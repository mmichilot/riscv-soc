==> flow/design.v <==
`timescale 1ns/1ps
module led_driver (
    input clk,
    input rst_n,
    input logic         wb_cyc_i,
    input logic         wb_stb_i,
    input logic         wb_we_i,
    output logic        wb_ack_o,
    input  logic [3:0]  wb_sel_i,
    input  logic [1:0]  wb_adr_i,
    input  logic [31:0] wb_dat_i,
    output logic [31:0] wb_dat_o,
    output logic [7:0] leds
);
    logic [7:0] register [4];
    always_ff @(posedge clk) begin
        wb_ack_o <= 0;
        if (wb_cyc_i & wb_stb_i & ~wb_ack_o) begin
            integer i;
            for (i = 0; i < 4; i++) begin
                if (wb_we_i & wb_sel_i[i])
                    register[i] <= wb_dat_i[8*i +: 8];
            end
            wb_dat_o <= {register[3], register[2], register[1], register[0]};
            wb_ack_o <= 1;
        end
    end
    assign leds = register[0];
endmodule
From RTL to reports: led_driver
The steps from the RTL of led_driver to its reports follow in flow order.
Line numbers count from 1 in the design file above.
Operators: Yosys type, input widths -> output width; for muxes data width and select width s.
{"block": "design", "top": "led_driver", "clk_port": "clk", "cell_library": "sky130hd", "corner": "tt_025C_1v80"}

Word level
Counts by Yosys on the flattened word-level netlist (proc, flatten, opt, wreduce). Print and check cells are left out. Cells with the same type and inputs are merged into one.
{"block": "op_classes", "mux": 1, "n_reduce_logical": 4, "bitwise": 7}
{"block": "op_table", "op": "$reduce_and 2->1", "n": 4}
{"block": "op_table", "op": "$and 1x1->1", "n": 6}
{"block": "op_table", "op": "$not 1->1", "n": 1}
{"block": "op_table", "op": "$mux 1", "n": 1}
{"block": "bits", "out_inout_bits": 41, "wordCells": 18, "input_bits": 43, "reg_bits": 65}

Depth
Depth = most cells in a row (Yosys ltp): at word level without a register or memory, in the mapped netlist without a sequential cell, where the memories' decode and read muxes count.
{"block": "logic_depth", "word_depth": 3, "ABC_AREA": 0, "ltp_mapped": 2, "mapped_depth_nobuf": 2}

Synthesis result
Source: synth_stat.txt of the flow (Yosys; design flattened, memories mapped). It holds for the ABC_AREA given above (unset counts as 0); a run with the other value may have another netlist.
The area totals of this step are shown rounded.
{"block": "mapped", "cells": 72, "buffers": 0, "seqArea_um2": 1942, "area_um2": 1984, "flip_flops": 65}
{"block": "by_type", "type": "sky130_fd_sc_hd__edfxtp_1", "n": 64, "area_total_um2": 1.92E+03}
{"block": "by_type", "type": "sky130_fd_sc_hd__and2_1", "n": 4, "area_total_um2": 25.024}
{"block": "by_type", "type": "sky130_fd_sc_hd__dfxtp_1", "n": 1, "area_total_um2": 20.019}
{"block": "by_type", "type": "sky130_fd_sc_hd__and4b_1", "n": 1, "area_total_um2": 10.01}
{"block": "by_type", "type": "sky130_fd_sc_hd__nand2_1", "n": 1, "area_total_um2": 3.754}
{"block": "by_type", "type": "sky130_fd_sc_hd__nor2_1", "n": 1, "area_total_um2": 3.754}

Path before layout
Path of least setup slack by OpenSTA after synthesis, without wires, with an ideal clock, recovery checks aside; 20% of the period is set as input and as output delay. Where synthesis merged equal registers, the netlist keeps one of their names.
{"block": "synth_timing", "kind": "input to register", "start": "in wb_cyc_i", "end": "reg wb_dat_o[0]", "t_first_pin_ns": 0.426, "period_ns": 2.13, "path_delay_ns": 1.852, "input_delay_ns": 0.426, "path_stages": 2, "n_path_buf": 0, "t_required_ns": 1.707, "setup_ns": 0.423, "slack_ns": -0.148, "arrival_time_ns": 1.855, "synth_period_reached_ns": 2.278}
"path_delay_ns" = arrival - input delay + setup time.
"path_stages" counts driving pins, that of a launching flip-flop among them; a cell with two outputs on the path counts twice.
"synth_period_reached_ns" is the clock period less the worst setup slack; recovery checks do not enter. This is arithmetic on one report: input and output delays are still those of the set period (20% each).
The rows between start and end are the longest chain of elaborated cells between them; the timing report does not say that the signal goes this way. Where chains are equally long, one stands for them.
A line is the first line of the expression or statement that the cell stems from. Yosys adds cells for indexed reads and writes and turns some case tables into memories.
{"block": "synth_via", "path_cell_list": "sky130_fd_sc_hd__nand2_1 -> sky130_fd_sc_hd__nor2_1", "elab_chain_cells": 2, "cone_cells": 2, "lines_between": 1, "cone_classes": "logic (2)"}
{"block": "synth_rtl", "element": "from (decl)", "line": 5, "source": "input logic         wb_cyc_i,"}
{"block": "synth_rtl", "element": "$and 1x1->1 x2", "line": 18, "source": "if (wb_cyc_i & wb_stb_i & ~wb_ack_o) begin"}
{"block": "synth_rtl", "element": "to (assign)", "line": 24, "source": "wb_dat_o <= {register[3], register[2], register[1], register[0]};"}
{"block": "synth_rtl", "element": "to (decl)", "line": 12, "source": "output logic [31:0] wb_dat_o,"}

Timing after layout
From the final timing report of entry B: the path of least setup slack in the routed layout; clock arrival at registers is part of the times.
{"block": "layout_timing", "kind": "register to output", "start": "reg register[0][0]", "end": "out leds[0]", "t_first_pin_ns": 0.33, "t_required_ns": 1.10, "n_path_buf": 1, "out_delay_ns": 0.27, "slack_ns": 0.06, "path_stages": 2, "period_ns": 1.37, "arrival_time_ns": 1.04}
{"block": "layout_via", "path_cell_list": "sky130_fd_sc_hd__edfxtp_1 -> sky130_fd_sc_hd__dlygate4sd2_1", "elab_chain_cells": 0, "cone_cells": 0, "lines_between": 0}
{"block": "layout_rtl", "element": "from (decl)", "line": 15, "source": "logic [7:0] register [4];"}
{"block": "layout_rtl", "element": "from (assign)", "line": 22, "source": "register[i] <= wb_dat_i[8*i +: 8];"}
{"block": "layout_rtl", "element": "to (decl)", "line": 13, "source": "output logic [7:0] leds"}

==> results <==
led_driver through Yosys and OpenROAD on sky130hd: 2 stored runs, unordered, with their settings and measured results. The constraints put input and output delay at 20% of the set period each and load the outputs with 0.01 pF.
"clock_period_reached_ns" = clock period - worst setup slack. The figure is calculated, with input and output delays left at 20% of the set period.
"worst_setup_path_time_ns" = time allowed to the worst setup path (clock period - input delay - output delay, where it has them) - its slack; a late launch clock adds to it, a late capture clock takes from it.
"power_total_uw" is the tool's figure for a default switching activity; nothing was simulated.
Results are given in rounded form.

{"run": "entry A", "settings": { "period_ns": 1.95, "CORE_UTILIZATION": 64, "PLACE_DENSITY_LB_ADDON": 0.03, "CORE_ASPECT_RATIO": 0.57, "CORE_MARGIN": 10, "CELL_PAD_IN_SITES_GLOBAL_PLACEMENT": 2, "CELL_PAD_IN_SITES_DETAIL_PLACEMENT": 0, "ABC_AREA": 0, "GPL_TIMING_DRIVEN": 1, "CTS_CLUSTER_DIAMETER": 149, "MAX_ROUTING_LAYER": "met4", "CAP_MARGIN": 20, "SLEW_MARGIN": 20 }, "outcome": "incomplete, placement halted on FLW-0024"}
{"run": "entry B", "settings": { "period_ns": 1.37, "CORE_UTILIZATION": 40, "PLACE_DENSITY": 0.58, "HOLD_SLACK_MARGIN": 0.18, "CORE_ASPECT_RATIO": 0.55, "CORE_MARGIN": 9, "CELL_PAD_IN_SITES_GLOBAL_PLACEMENT": 0, "CELL_PAD_IN_SITES_DETAIL_PLACEMENT": 1, "ABC_AREA": 0, "CTS_CLUSTER_SIZE": 100, "CTS_CLUSTER_DIAMETER": 141, "MAX_ROUTING_LAYER": "met4", "CAP_MARGIN": 20, "SLEW_MARGIN": 20 }, "results": { "worst_hold_slack_ns": 0.422, "final_setup_ws_ns": 0.055, "synthesis_area_um2": 1984, "design.die.area_um2": 7935, "finalUtil_frac": 0.681, "setupTns_ns": 0.000, "worst_setup_path_time_ns": 1.04, "worstPathKind": "register to output", "clock_period_reached_ns": 1.315, "power_total_uw": 4181, "cell_area_final_um2": 3158 }}
